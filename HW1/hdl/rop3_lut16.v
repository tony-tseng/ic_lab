==> flow/design.v <==
module rop3_lut16
#(
  parameter N = 8
)
(
  input clk,
  input data_in_valid,
  input [N-1:0] P,
  input [N-1:0] S,
  input [N-1:0] D,
  input [7:0] Mode,
  output data_out_valid,
  output [N-1:0] Result
);
wire [N-1:0] combin_result;
wire combin_valid;
reg [N-1:0] P_reg, S_reg, D_reg, Result_reg;
reg [7:0] Mode_reg;
reg data_out_reg, data_in_reg;
assign data_out_valid = data_out_reg;
assign Result = Result_reg;
combinational_block #(.DATA_WIDTH(N)) ROP (.data_in_valid(data_in_reg), .P(P_reg), .S(S_reg), .D(D_reg), .Mode(Mode_reg), .data_out_valid(combin_valid), .Result(combin_result));
always@(posedge clk) begin
  data_in_reg  <= data_in_valid;
  P_reg        <= P;
  S_reg        <= S;
  D_reg        <= D;
  Mode_reg     <= Mode; 
  Result_reg   <= combin_result;
  data_out_reg <= combin_valid;
end
endmodule
module combinational_block #( parameter DATA_WIDTH=8 )
(
	input [DATA_WIDTH-1:0] P,S,D,
	input [7:0] Mode,
	input data_in_valid,
	output reg data_out_valid,
	output reg [DATA_WIDTH-1:0] Result	
);
localparam BLACKNESS   = 8'h00;
localparam NOTSRCERASE = 8'h11;
localparam NOTSRCCOPY  = 8'h33;
localparam SRCERASE    = 8'h44;
localparam DSTINVERT   = 8'h55;
localparam PATINVERT   = 8'h5A;
localparam SRCINVERT   = 8'h66;
localparam SRCAND      = 8'h88;
localparam MERGEPAINT  = 8'hBB;
localparam MERGECOPY   = 8'hC0;
localparam SRCCOPY     = 8'hCC;
localparam SRCPAINT    = 8'hEE;
localparam PARCOPY     = 8'hF0;
localparam PATPAINT    = 8'hFB;
localparam WHITENESS   = 8'hFF;
always@(*) begin
    if(data_in_valid) begin
	data_out_valid = 1;
	case(Mode)
	  BLACKNESS    : begin Result = 0;      end
	  NOTSRCERASE  : begin Result = ~(D|S); end   
	  NOTSRCCOPY   : begin Result = ~S;     end 
          SRCERASE     : begin Result = S&(~D); end 
          DSTINVERT    : begin Result = ~D;     end 
          PATINVERT    : begin Result = D^P;    end 
          SRCINVERT    : begin Result = D^S;    end 
          SRCAND       : begin Result = D&S;    end 
          MERGEPAINT   : begin Result = D|(~S); end 
          MERGECOPY    : begin Result = P&S;    end 
          SRCCOPY      : begin Result = S;      end 
          SRCPAINT     : begin Result = D|S;    end 
          PARCOPY      : begin Result = P;      end 
          PATPAINT     : begin Result = D|P|~S; end 
          WHITENESS    : begin Result = ~0;  end
	  default      : begin Result = 0;      end
	endcase
    end
    else begin
	Result = 0;
    	data_out_valid = 0;
    end
end
endmodule
---- Tool chain data of rop3_lut16 ----
The steps from the RTL of rop3_lut16 to its reports follow in flow order.
Line numbers count from 1 in the design file above.
Operators carry their Yosys type and port widths (W data, S select, Z words).
Library cell names are shortened.
A cell with -- has no value.
inputs
  top ..................................... rop3_lut16
  clock ................................... clk
  cell library ............................ sky130hd
  timing corner ........................... tt_025C_1v80

---- Word level ----
Counts by Yosys on the flattened word-level netlist (proc, flatten, opt, wreduce; memories kept). Register bits leave out memories and registers merged into their read ports (data or address); mux counts leave out enables and synchronous resets folded into registers. Print and check cells are left out. Cells with the same type and inputs are merged into one.
operators by class
  equal/unequal tests ..................... 14
  muxes and demuxes ....................... 2
  bitwise logic cells ..................... 12
operators with widths
  operator              count
  $pmux W8 S14          1
  $eq A8 B8 Y1 const B  8
  $eq A8 B7 Y1 const B  4
  $or A8 B8 Y8          4
  $and A8 B8 Y8         3
  $not A8 Y8            3
  $xor A8 B8 Y8         2
  $eq A8 B5 Y1 const B  1
  $eq A8 B6 Y1 const B  1
  $mux W1               1
word-level totals
  register bits ........................... 42
  elaborated cells ........................ 35

---- Logic depth ----
Yosys ltp: most cells in a row. Word level: on the elaborated netlist, between registers, memories and ports. Mapped: between sequential cells and ports; inverters and the memories' decode and read muxes count.
logic depth
  depth after elaboration ................. 3
  ABC_AREA ................................ 0
  mapped depth ............................ 8
  mapped depth without buffers ............ 5

---- After synthesis ----
Yosys stat after the flow's synthesis: flattened, memories mapped to cells. It holds for the ABC_AREA given above (unset counts as 0); a run with the other value may have another netlist.
cells by type
  type       count
  dfxtp_1    42
  o21ai_0    21
  nand2_1    26
  a21oi_1    19
  a311oi_1   10
  nand3b_1   9
  buf_2      13
  nor3_1     13
  nor2_1     17
  nand4_1    10
  o41ai_1    7
  a21boi_0   8
  o2bb2ai_1  6
  clkbuf_1   12
  and3_1     6
  nand3_1    7
  o2111ai_1  4
  nor4bb_1   3
Other cell types: 41; their cells: 71.
mapped netlist
  area of sequential cells ................ 840.8 um^2
  mapped flip-flops ....................... 42
  chip area (Yosys) ....................... 2,491.1 um^2
  cells in the netlist .................... 304
The figures by module come from a second, unflattened synthesis with its own total; it is not the netlist above.
second synthesis, totals
  cell total of the unflattened synthesis .. 307
  area total of the unflattened synthesis .. 2,562.5 um^2
Rows give one instance, submodules left out.
modules
  module                               sequential area (um^2)  times used  area (um^2)  cells
  combinational_block #(DATA_WIDTH=8)  0.0                     1           1,721.7      265
  rop3_lut16                           840.8                   1           840.8        42

---- Worst setup path after synthesis ----
Source: OpenSTA report_checks on the synthesized netlist (no wires, ideal clock, input and output delay 20% of the period each), path of least setup slack; recovery checks are left aside. Register names are those of the netlist, which keeps one name where synthesis merged equal registers.
timing post-synthesis
  path kind ............................... register to register
  from .................................... register Mode_reg[0]
  to ...................................... register Result_reg[2]
  library setup time ...................... 0.144 ns
  period .................................. 2.12 ns
  delay of the path ....................... 1.927 ns
  time at the first pin ................... 0.000 ns
  stages .................................. 9
  setup slack ............................. 0.193 ns
  buffers on the path ..................... 3
  data arrival time ....................... 1.783 ns
  synthesis period reached ................ 1.927 ns
"delay of the path" is the arrival time less input delay plus setup time.
"stages" counts driving pins, that of a launching flip-flop among them; a cell with two outputs on the path counts twice.
"synthesis period reached" = period - worst setup slack (recovery checks aside). The figure is calculated, with input and output delays left at 20% of the set period.
Between the ends stands the longest chain of elaborated cells between them, by number of cells; it is not shown to be the way that was timed. Of several equally long chains one is given.
A line is the first line of the expression or statement that the cell stems from. Yosys adds cells for indexed reads and writes and turns some case tables into memories.
on the way, post-synthesis
  cell sequence ........................... dfxtp_1 > buf_2 > or4_1 > clkbuf_1 > buf_4 > o41ai_1 > nand2_1 > o2111ai_1 > a311oi_2
  length of the longest elaborated chain .. 2
  elaborated cells between the ends (all ways) .. 15
  RTL lines with such cells ............... 1
  those cells by class .................... eq/ne (14); mux (1)
RTL lines, path post-synthesis
  element             line  text
  start: declaration  18    reg [7:0] Mode_reg;
  start: assignment   28    Mode_reg     <= Mode;
  $eq A8 B8 Y1        59    case(Mode)
  $pmux W8 S14        59
  end: assignment     29    Result_reg   <= combin_result;
  end: declaration    17    reg [N-1:0] P_reg, S_reg, D_reg, Result_reg;

---- Timing after layout ----
From the final timing report of run B: the path of least setup slack in the routed layout; clock arrival at registers is part of the times.
timing after layout
  path kind ............................... register to register
  from .................................... register Mode_reg[4]
  to ...................................... register Result_reg[6]
  setup slack ............................. -0.50 ns
  buffers on the path ..................... 2
  library setup time ...................... 0.08 ns
  time at the first pin ................... 0.29 ns
  stages .................................. 7
  data arrival time ....................... 2.14 ns
  period .................................. 1.43 ns
Between the ends stands the longest chain of elaborated cells between them, by number of cells; it is not shown to be the way that was timed. Of several equally long chains one is given.
on the way, after layout
  cell sequence ........................... dfxtp_2 > or4_4 > buf_16 > nor2_4 > buf_4 > o2111ai_2 > a311oi_2
  length of the longest elaborated chain .. 2
  elaborated cells between the ends (all ways) .. 15
  RTL lines with such cells ............... 1
  those cells by class .................... eq/ne (14); mux (1)
RTL lines, path after layout
  element             line  text
  start: declaration  18    reg [7:0] Mode_reg;
  start: assignment   28    Mode_reg     <= Mode;
  $eq A8 B8 Y1        59    case(Mode)
  $pmux W8 S14        59
  end: assignment     29    Result_reg   <= combin_result;
  end: declaration    17    reg [N-1:0] P_reg, S_reg, D_reg, Result_reg;

Lab notebook: rop3_lut16

Top module rop3_lut16; platform sky130hd; tools Yosys and OpenROAD; 2 stored runs in no particular order. Input and output delays are each 20% of the period that was set; the output load is 0.01 pF.
By "clock period achieved" is meant the clock period of the run minus its worst setup slack. This is arithmetic on one report: input and output delays are still those of the set period (20% each).
"time on the worst setup path": the worst setup path's part of the clock period (all of it between registers, 20% less for each end at a port) less its slack. A launch clock that arrives late makes it longer, a capture clock that arrives late makes it shorter.

---- run A ----
settings
  period_ns = 1.3
  CORE_UTILIZATION = 59
  SETUP_SLACK_MARGIN = -0.0
  PLACE_DENSITY_LB_ADDON = 0.28
  CORE_MARGIN = 8
  CELL_PAD_IN_SITES_GLOBAL_PLACEMENT = 2
  GPL_ROUTABILITY_DRIVEN = 1
  CTS_CLUSTER_DIAMETER = 55
  CAP_MARGIN = 20
  SLEW_MARGIN = 20
results
  stopped before the end: placement reported FLW-0024

---- run B ----
settings
  period_ns = 1.43
  CORE_UTILIZATION = 42
  SETUP_SLACK_MARGIN = 0.19
  PLACE_DENSITY_LB_ADDON = 0.07
  CORE_MARGIN = 5
  TNS_END_PERCENT = 65
  CTS_CLUSTER_SIZE = 51
  SLEW_MARGIN = 35
  MIN_ROUTING_LAYER = met1
  MAX_ROUTING_LAYER = met5
  CAP_MARGIN = 20
results
  synthesized cell area ................... 2,491.1 um^2
  die size ................................ 7,571.6 um^2
  standard-cell area after routing ........ 3,836.2 um^2
  post-layout utilization ................. 0.656
  worst slack on setup checks ............. -0.504 ns
  worst hold slack after layout ........... 0.353 ns
  clock period achieved ................... 1.934 ns
  time on the worst setup path ............ 1.93 ns
  worst path kind ......................... register to register
