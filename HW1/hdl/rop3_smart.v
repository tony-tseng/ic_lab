==> flow/design.v <==
module rop3_smart
#(
  parameter N = 4
)
(
  input clk,
  input data_in_valid,
  input [N-1:0] P,
  input [N-1:0] S,
  input [N-1:0] D,
  input [7:0] Mode,
  output data_out_valid,
  output [N-1:0] Result
);
reg [N-1:0] P_reg, S_reg, D_reg, Result_reg;
reg [7:0] Mode_reg;
reg data_in_reg, data_out_reg;
wire [N-1:0] combin_result;
wire combin_valid;
assign Result = Result_reg;
assign data_out_valid = data_out_reg;
always@(posedge clk) begin
    P_reg <= P;
    S_reg <= S;
    D_reg <= D;
    Mode_reg <= Mode;
    data_in_reg <= data_in_valid;
    data_out_reg <= combin_valid;
    Result_reg <= combin_result;
end
combinational_block_smart #(.N(N)) ROP (.data_in_valid(data_in_reg), .P(P_reg), .S(S_reg), .D(D_reg), .Mode(Mode_reg), .data_out_valid(combin_valid), .Result(combin_result));
endmodule
module combinational_block_smart #( parameter N=8 )
(
	input [N-1:0] P,S,D,
	input [7:0] Mode,
	input data_in_valid,
	output reg data_out_valid,
	output reg [N-1:0] Result	
);
integer i,j;
reg [7:0] temp1;
always@(*) begin
    data_out_valid = 0;
    temp1 = 1;
    if(data_in_valid) begin
	data_out_valid = 1;
	for(i=0;i<N;i=i+1) begin
	    Result[i] =| ((temp1[7:0]<<{P[i],S[i],D[i]}) & Mode[7:0]);
	end
    end
    else Result = 0;
end
endmodule
# Tool chain data of rop3_smart
# Tool output for the design above, in the order of the flow.
# Line numbers count from 1 in the design file above.
# Cell names lack the library's common part.
# The mark - stands for no value.
dict set report inputs {
  design {rop3_smart}
  clk_port {clk}
  lib {sky130hd}
  lib_corner {tt_025C_1v80}
}

# Word-level counts
# Source: Yosys, flattened and elaborated, memories not mapped. Widths are those after wreduce; folded enables and synchronous resets count as part of the registers. Registers that Yosys merges into a memory's read port (data or address) are not register bits. Print and check cells do not count. Equal cells are merged and count once.
dict set report word_totals {
  reg_bits 26
  word_cells 20
}
dict set report op_classes {
  shift 4
  reduce_and_logical 4
  logic 4
  n_mux 1
}
# cell n
set ops {}
lappend ops {{<< shifter 1 x 3 -> 8 bit with constant A} 4}
lappend ops {{bitwise AND 8 bit} 4}
lappend ops {{OR reduction 8 bit} 4}
lappend ops {{two-way mux 1 bit} 1}

# Logic depth
# Yosys ltp: most cells in a row. Word level: on the elaborated netlist, between registers, memories and ports. Mapped: between sequential cells and ports; inverters and the memories' decode and read muxes count.
dict set report logic_depth {
  word_depth 3
  abc_area 0
  depth_mapped 3
  mapped_depth_nobuf 3
}

# Netlist
# Source: synth_stat.txt of the flow (Yosys; design flattened, memories mapped). It holds for the ABC_AREA given above (unset counts as 0); a run with the other value may have another netlist.
# The area totals of this step are shown rounded.
dict set report mapped {
  flip_flops 26
  seq_area_um2 520
  cells 54
  mapped_area_um2 810
}
# cell n area_total_um2
set types {}
lappend types {dfxtp_1 26 520.499}
lappend types {mux4_1 4 105.101}
lappend types {mux2_2 4 45.043}
lappend types {mux2i_1 4 40.038}
lappend types {a311oi_1 4 35.034}
lappend types {o31ai_1 4 30.029}
lappend types {inv_1 4 15.014}
lappend types {nor2_1 4 15.014}
# By module: a second synthesis without flattening, with its own total; a netlist apart from the flattened one above.
dict set report unflattened {
  cells_unflattened 55
  hier_area_um2 800
}
# Each row is one instance without its submodules.
# module instances area_um2 n_cells
set by_module {}
lappend by_module {rop3_smart 1 520 26}
lappend by_module {{combinational_block_smart (N=4)} 1 280 29}

# Worst setup path after synthesis
# Path of least setup slack by OpenSTA after synthesis, without wires, with an ideal clock, recovery checks aside; 20% of the period is set as input and as output delay. Where synthesis merged equal registers, the netlist keeps one of their names.
dict set report synth_timing {
  kind {flip-flop to flip-flop}
  startpoint {register D_reg[0]}
  endpoint {register Result_reg[0]}
  slack_ns 0.203
  launch_ns 0.000
  arrival_ns 0.999
  clock_period_ns 1.33
  path_delay_ns 1.127
  required_ns 1.202
  stages 4
  period_less_setup_slack_ns 1.127
}
# "path_delay_ns" = arrival - input delay + setup time.
# "stages": output pins that drive a net of the path, with the launching flip-flop's if there is one; two outputs of one cell count as two.
# "period_less_setup_slack_ns" is the clock period less the worst setup slack; recovery checks do not enter. This is arithmetic on one report: input and output delays are still those of the set period (20% each).
# Between the ends stands the longest chain of elaborated cells between them, by number of cells; it is not shown to be the way that was timed. Of several equally long chains one is given.
# Each line given opens the expression or statement behind the cell; cells for indexed reads and writes are added by Yosys, which also makes memories of some case tables.
dict set report synth_between {
  path_cell_list {dfxtp_1 > mux4_1 > nor2_1 > a311oi_1}
  elab_chain_len 3
  cells_between 3
  cone_lines 1
}
# item line
set synth_lines {}
lappend synth_lines {{from (decl)} 15} ;# reg [N-1:0] P_reg, S_reg, D_reg, Result_reg;
lappend synth_lines {{from (assign)} 25} ;# D_reg <= D;
lappend synth_lines {{<< shifter 1 x 3 -> 8 bit} 49} ;# Result[i] =| ((temp1[7:0]<<{P[i],S[i],D[i]}) & Mode[7:0]);
lappend synth_lines {{bitwise AND 8 bit} 49}
lappend synth_lines {{OR reduction 8 bit} 49}
lappend synth_lines {{to (assign)} 29} ;# Result_reg <= combin_result;
lappend synth_lines {{to (decl)} 15}

# Timing after layout
# Path of least setup slack in the final report of job 1 (OpenROAD, finished layout, wires in). Where an end is a register, its clock arrival counts in the times.
dict set report layout_timing {
  kind {flip-flop to output port}
  startpoint {register Result_reg[1]}
  endpoint {output Result[1]}
  clock_period_ns 2.54
  slack_ns 0.86
  stages 2
  required_ns 2.03
  arrival_ns 1.17
  launch_ns 0.31
}
dict set report layout_between {
  path_cell_list {dfxtp_1 > clkdlybuf4s50_1}
  elab_chain_len 0
  cells_between 0
  cone_lines 0
}
# item line
set layout_lines {}
lappend layout_lines {{from (decl)} 15} ;# reg [N-1:0] P_reg, S_reg, D_reg, Result_reg;
lappend layout_lines {{from (assign)} 29} ;# Result_reg <= combin_result;
lappend layout_lines {{to (decl)} 13} ;# output [N-1:0] Result

; Settings and measured results of 2 stored flow runs for module rop3_smart (sky130hd), not sorted in any way. The constraints put input and output delay at 20% of the set period each and load the outputs with 0.01 pF.
; By "clock_period_reached_ns" is meant the clock period of the run minus its worst setup slack. This is arithmetic on one report: input and output delays are still those of the set period (20% each).
; "critical_path_time_ns" = time allowed to the worst setup path (clock period - input delay - output delay, where it has them) - its slack; a late launch clock adds to it, a late capture clock takes from it.
; By "power.total_uw" is meant OpenSTA's value without simulated activity: inputs other than the clock are taken to toggle once in ten clock periods, and the tool carries that through the logic.
; Measured values are rounded.

[job 1: settings]
period_ns = 2.54
CORE_UTILIZATION = 44
SETUP_SLACK_MARGIN = 0.01
PLACE_DENSITY = 0.67
HOLD_SLACK_MARGIN = 0.16
CORE_ASPECT_RATIO = 0.85
CORE_MARGIN = 9
CELL_PAD_IN_SITES_DETAIL_PLACEMENT = 0
GPL_ROUTABILITY_DRIVEN = 0
CTS_CLUSTER_DIAMETER = 25
CAP_MARGIN = 5
SLEW_MARGIN = 10
[job 1: results]
design_die_area_um2 = 3700
clock_period_reached_ns = 1.678
critical_path_time_ns = 1.17
worst_setup_path_type = flip-flop to output port
power.total_uw = 720
final_setup_ws_ns = 0.86
fin_hold_ws_ns = 0.45
finish.stdcell_area_um2 = 1100
synth_chip_area_um2 = 810
timing.setup.tns_ns = 0.000
post_route_util_pct = 69

[job 2: settings]
period_ns = 0.912
CORE_UTILIZATION = 68
PLACE_DENSITY_LB_ADDON = 0.27
CORE_ASPECT_RATIO = 1.59
CAP_MARGIN = 20
CORE_MARGIN = 2
SLEW_MARGIN = 20
[job 2: results]
outcome = did not finish, floorplanning stopped with PDN-0185
